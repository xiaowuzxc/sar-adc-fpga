==> flow/design.v <==
module SAR_ADC #(
	parameter ADC_WIDTH = 8  
)(
	input clk, 
	input rst_n, 
	input cmp, 
	input start, 
	output reg [ADC_WIDTH-1:0]DACF, 
	output reg eoc, 
	output reg den, 
	output reg [ADC_WIDTH-1:0]Dout 
);
reg start_r; 
reg ADCI_en; 
reg [7:0]adc_cnt; 
wire start_w; 
always @(posedge clk or negedge rst_n) 
begin
	if(~rst_n)
		start_r <= 1'b0;
	else 
		start_r <= start;
end
assign start_w = start==1'b1 && start_r==1'b0;
reg [1:0]nst; 
reg [1:0]cst; 
parameter IDLE =2'd0; 
parameter ADCI =2'd1; 
always @(posedge clk or negedge rst_n) 
begin
	if(~rst_n)
		cst <= IDLE;
	else
		cst <= nst;
end
always @(*) begin
	case (cst)
		IDLE: 
			if(start_w) 
				nst = ADCI;
			else
				nst = IDLE;
		ADCI:
			if(ADCI_en)
				nst = ADCI;
			else
				nst = IDLE;
		default: nst = IDLE;
	endcase
end
always @(posedge clk or negedge rst_n) begin
	if(~rst_n) 
	begin
		adc_cnt <= 0;
		eoc <= 1'b0;
		DACF <= 0;
		Dout <= 0;
		den <= 1'b0;
		ADCI_en <= 1'b0;
	end 
	else 
	begin
		case (cst)
			IDLE: 
				begin
					DACF <= {1'b1,{7{1'b0}}};
					eoc <= 1'b0; 
					adc_cnt <= 0;
					if(start_w)
						ADCI_en <= 1'b1; 
				end
			ADCI:
				begin
					den <= 1'b0;
					Dout <= Dout;
					adc_cnt <= adc_cnt+1;
					case (adc_cnt)
						ADC_WIDTH-1:
							begin 
								eoc <= 1'b1; 
								den <= 1'b1; 
								Dout <= {DACF[ADC_WIDTH-1:1],cmp}; 
							end
						default: 
							begin
								DACF[ADC_WIDTH-2-adc_cnt] <= 1'b1;
								DACF[ADC_WIDTH-1-adc_cnt] <= cmp;
								if(adc_cnt==ADC_WIDTH-2)
									ADCI_en <= 1'b0; 
							end
					endcase
				end
			default: 
				begin
					DACF <= {1'b1,{7{1'b0}}};
					eoc <= 1'b0; 
					adc_cnt <= 0;
					if(start_w)
						ADCI_en <= 1'b1; 
				end
		endcase
	end
end
endmodule
### Tool chain data of SAR_ADC

What the tools print for SAR_ADC, step after step.
Lines are those of the file above, counted from 1.
Library cell names are shortened.
Not given: --

| inputs | value |
|---|---|
| top module | SAR_ADC |
| clock | clk |
| cell library | sky130hd |
| library corner | tt_025C_1v80 |

### After elaboration

Yosys after proc, flatten, opt, wreduce and memory -nomap, before mapping. Memory bits, and registers merged into a memory's read port (data or address), are not among the register bits. Print and check cells are not counted. Equal cells are merged and count once.

| bit counts | value |
|---|---|
| register bits after elaboration | 29 |
| bits in latches | 0 |
| memory bits (writable) | 0 |
| ROM bits | 0 |
| clocked read ports x word width | 0 |
| memory cells | 0 |
| bits of input ports | 4 |
| word-level cells | 47 |

| operators by class | value |
|---|---|
| add/subtract/negate cells | 5 |
| $mul | 0 |
| divide/modulo/power cells | 0 |
| $lt $le $gt $ge | 0 |
| eq/ne operators | 6 |
| shifts and indexed selects | 3 |
| muxes and demuxes | 13 |
| bitwise logic cells | 7 |
| reduce/logical cells | 5 |

Operators with widths:

| kind | count |
|---|---|
| 1-bit by 33-bit variable shift with 8-bit output with constant A | 2 |
| 32-bit negator with 33-bit output | 2 |
| 1-bit by 33-bit variable shift with 8-bit output | 1 |
| 8-bit 2-to-1 mux | 3 |
| 3-bit by 8-bit subtractor with 9-bit output with constant A | 2 |
| 8-bit by 3-bit equality test with 1-bit output with constant B | 2 |
| 8-bit bitwise AND | 2 |
| 8-bit OR | 2 |
| 8-bit inverter | 2 |
| 1-bit 2-to-1 mux | 9 |
| 8-bit by 1-bit adder with 8-bit output with constant B | 1 |
| 2-bit inequality test with constant B | 3 |
| 3-bit AND reduction | 1 |
| 2-bit zero test | 1 |
| 2-bit AND reduction | 1 |
| 2-bit nonzero test | 1 |
| 1-bit case mux with 2-bit select | 1 |
| 1-bit equality test with constant B | 1 |
| 1-bit logical AND | 1 |
| 1-bit inverter | 1 |

### Longest topological paths

Yosys ltp: most cells in a row. Word level: on the elaborated netlist, between registers, memories and ports. Mapped: between sequential cells and ports; inverters and the memories' decode and read muxes count.

| depth | value |
|---|---|
| depth after elaboration | 10 |
| ABC_AREA | 0 |
| depth in mapped cells | 16 |
| gate-level depth less buffers | 14 |

### Synthesis result

Source: synth_stat.txt of the flow (Yosys; design flattened, memories mapped). It holds for the ABC_AREA given above (unset counts as 0); a run with the other value may have another netlist.
Totals and module areas in this step are rounded.

Cell types:

| cell type | count | area in all (sq um) |
|---|---|---|
| dfrtp_1 | 29 | 725.696 |
| ha_1 | 24 | 300.288 |
| xnor2_1 | 14 | 122.618 |
| nand2_1 | 26 | 97.594 |
| nand3_1 | 19 | 95.091 |
| mux2_2 | 8 | 90.086 |
| nor2_1 | 23 | 86.333 |
| xor2_1 | 8 | 70.067 |
| o21ai_0 | 13 | 65.062 |
| nand4b_1 | 7 | 61.309 |
| clkbuf_8 | 4 | 55.053 |
| a2111oi_2 | 3 | 45.043 |
| nor4b_1 | 5 | 43.792 |
| mux2i_1 | 4 | 40.038 |
| inv_1 | 10 | 37.536 |
| nand4_1 | 6 | 37.536 |
| nor4_1 | 5 | 31.28 |
| and4b_1 | 3 | 30.029 |

Not listed: further types 46, cells in them 82.

| synthesis totals | value |
|---|---|
| cell count | 293 |
| cell area after synthesis | 0.002675 sq mm |
| sequential area | 0.000752 sq mm |
| mapped flip-flops | 30 |

### Path before layout

OpenSTA on the mapped netlist: ideal clock, no wires. The path of least setup slack (recovery checks aside). Input and output delay are each 20% of the period. Register names are those of the netlist, which keeps one name where synthesis merged equal registers.

| timing path post-synthesis | value |
|---|---|
| kind | register -> register |
| start point | register adc_cnt[7] |
| end point | register DACF[3] |
| clock period | 4.27 ns |
| setup time | 0.138 ns |
| time at the first pin | 0.000 ns |
| data arrival time | 3.393 ns |
| required time | 4.132 ns |
| setup slack | 0.739 ns |
| delay of the path | 3.531 ns |
| stages on the path | 16 |
| synthesis period reached | 3.531 ns |

"delay of the path" = arrival - input delay + setup time.
"stages on the path" counts driving pins, that of a launching flip-flop among them; a cell with two outputs on the path counts twice.
"synthesis period reached" = period - worst setup slack (recovery checks aside). The figure is calculated, with input and output delays left at 20% of the set period.
Between the ends stands the longest chain of elaborated cells between them, by number of cells; it is not shown to be the way that was timed. Of several equally long chains one is given.
A line is the first line of the expression or statement that the cell stems from. Yosys adds cells for indexed reads and writes and turns some case tables into memories.
A register here has more assigning lines than the two given.
Where a signal picks the word or bit written, the line may be left out of the assigning lines.

| on the way, post-synthesis | value |
|---|---|
| cells stage by stage | dfrtp_1 clkbuf_8 or2_2 clkbuf_1 nor2_1 buf_2 o21ai_0 a21boi_1 nand2_1 ha_1 nor4b_1 nand3_1 a2111oi_2 nand3_1 o221ai_1 o41ai_1 |
| cells in the longest elaborated chain | 10 |
| elaborated cells between the ends (all ways) | 17 |
| RTL lines with such cells | 4 |

Ends and longest elaborated chain, post-synthesis:

| what | RTL line | RTL |
|---|---|---|
| start, declared | 15 | `reg [7:0]adc_cnt;` |
| start, assigned | 54 | `adc_cnt <= 0;` |
| start, assigned | 76 | `adc_cnt <= adc_cnt+1;` |
| 3-bit by 8-bit subtractor with 9-bit output | 86 | `DACF[ADC_WIDTH-2-adc_cnt] <= 1'b1;` |
| 32-bit negator with 33-bit output | 86 |  |
| 1-bit by 33-bit variable shift with 8-bit output | 86 |  |
| 8-bit inverter | 86 |  |
| 8-bit bitwise AND | 86 |  |
| 8-bit OR | 86 |  |
| 8-bit bitwise AND | 87 | `DACF[ADC_WIDTH-1-adc_cnt] <= cmp;` |
| 8-bit OR | 87 |  |
| 8-bit 2-to-1 mux | 77 | `case (adc_cnt)` |
| 8-bit 2-to-1 mux | 63 | `case (cst)` |
| end, assigned | 66 | `DACF <= {1'b1,{7{1'b0}}};` |
| end, assigned | 95 | `DACF <= {1'b1,{7{1'b0}}};` |
| end, declared | 8 | `output reg [ADC_WIDTH-1:0]DACF,` |

### Timing after layout

Path of least setup slack in the final report of flow run 1 (OpenROAD, finished layout, wires in). Where an end is a register, its clock arrival counts in the times.

| timing path after layout | value |
|---|---|
| kind | register -> register |
| start point | register adc_cnt[5] |
| end point | register DACF[3] |
| clock period | 5.23 ns |
| setup time | 0.15 ns |
| time at the first pin | 0.27 ns |
| data arrival time | 4.74 ns |
| required time | 5.36 ns |
| setup slack | 0.61 ns |
| stages on the path | 14 |

Between the ends stands the longest chain of elaborated cells between them, by number of cells; it is not shown to be the way that was timed. Of several equally long chains one is given.
A register here has more assigning lines than the two given.
Where a signal picks the word or bit written, the line may be left out of the assigning lines.

| on the way, after layout | value |
|---|---|
| cells stage by stage | dfrtp_1 or3_1 nor2_1 buf_4 o21ai_0 a21boi_1 nand2_1 ha_1 nor4b_1 nand3_1 a2111oi_2 nand3_1 o221ai_1 o41ai_1 |
| cells in the longest elaborated chain | 10 |
| elaborated cells between the ends (all ways) | 17 |
| RTL lines with such cells | 4 |

Ends and longest elaborated chain, after layout:

| what | RTL line | RTL |
|---|---|---|
| start, declared | 15 | `reg [7:0]adc_cnt;` |
| start, assigned | 54 | `adc_cnt <= 0;` |
| start, assigned | 76 | `adc_cnt <= adc_cnt+1;` |
| 3-bit by 8-bit subtractor with 9-bit output | 86 | `DACF[ADC_WIDTH-2-adc_cnt] <= 1'b1;` |
| 32-bit negator with 33-bit output | 86 |  |
| 1-bit by 33-bit variable shift with 8-bit output | 86 |  |
| 8-bit inverter | 86 |  |
| 8-bit bitwise AND | 86 |  |
| 8-bit OR | 86 |  |
| 8-bit bitwise AND | 87 | `DACF[ADC_WIDTH-1-adc_cnt] <= cmp;` |
| 8-bit OR | 87 |  |
| 8-bit 2-to-1 mux | 77 | `case (adc_cnt)` |
| 8-bit 2-to-1 mux | 63 | `case (cst)` |
| end, assigned | 66 | `DACF <= {1'b1,{7{1'b0}}};` |
| end, assigned | 95 | `DACF <= {1'b1,{7{1'b0}}};` |
| end, declared | 8 | `output reg [ADC_WIDTH-1:0]DACF,` |

Hand-over note for SAR_ADC

Below are 2 stored runs of the flow (Yosys, OpenROAD; platform sky130hd) on SAR_ADC, each with its settings and what was measured, unordered. Constraints: input delay and output delay 20% of the set period each, output load 0.01 pF.
"period reached" means the clock period less the worst setup slack. The figure is calculated, with input and output delays left at 20% of the set period.
"time on the worst setup path" is the time allowed to the run's worst setup path (the clock period less input and output delay, where it has them) less its slack. Clock arrival times count: a late capture clock shortens it, a late launch clock lengthens it.
"power consumption": no workload was simulated; the value follows from the tool's default switching activity.
Measured values are rounded.
Among the settings, -- means not set for that run.
Results: -- = not shown.

| run name | period_ns | CORE_UTILIZATION | SETUP_SLACK_MARGIN | PLACE_DENSITY_LB_ADDON | CORE_MARGIN | CAP_MARGIN | SLEW_MARGIN | CELL_PAD_IN_SITES_GLOBAL_PLACEMENT | CELL_PAD_IN_SITES_DETAIL_PLACEMENT | GPL_TIMING_DRIVEN | MIN_ROUTING_LAYER | MAX_ROUTING_LAYER | worst setup slack after layout (ns) | final design utilization (%) | period reached (ns) | final setup TNS (ns) | standard-cell area of the final layout (sq mm) | time on the worst setup path (ns) | critical path type | synthesis area (sq mm) | power consumption (uW) | full die area (sq mm) | final worst hold slack (ns) |
|---|---|---|---|---|---|---|---|---|---|---|---|---|---|---|---|---|---|---|---|---|---|---|---|
| flow run 1 | 5.23 | 17 | -0.01 | 0.3 | 3 | 20 | 20 | -- | -- | -- | -- | -- | 0.610 | 20.9 | 4.620 | 0.000 | 0.003206 | 4.62 | register -> register | 0.002675 | 1648 | 0.01728 | 0.473 |
| flow run 2 | 3.48 | 68 | 0.41 | 0.22 | 2 | 10 | 15 | 2 | 0 | 1 | met1 | met4 | -- | -- | -- | -- | -- | -- | -- | -- | -- | -- | -- |

Flow run 2: no results, placement failed with FLW-0024

End of note.
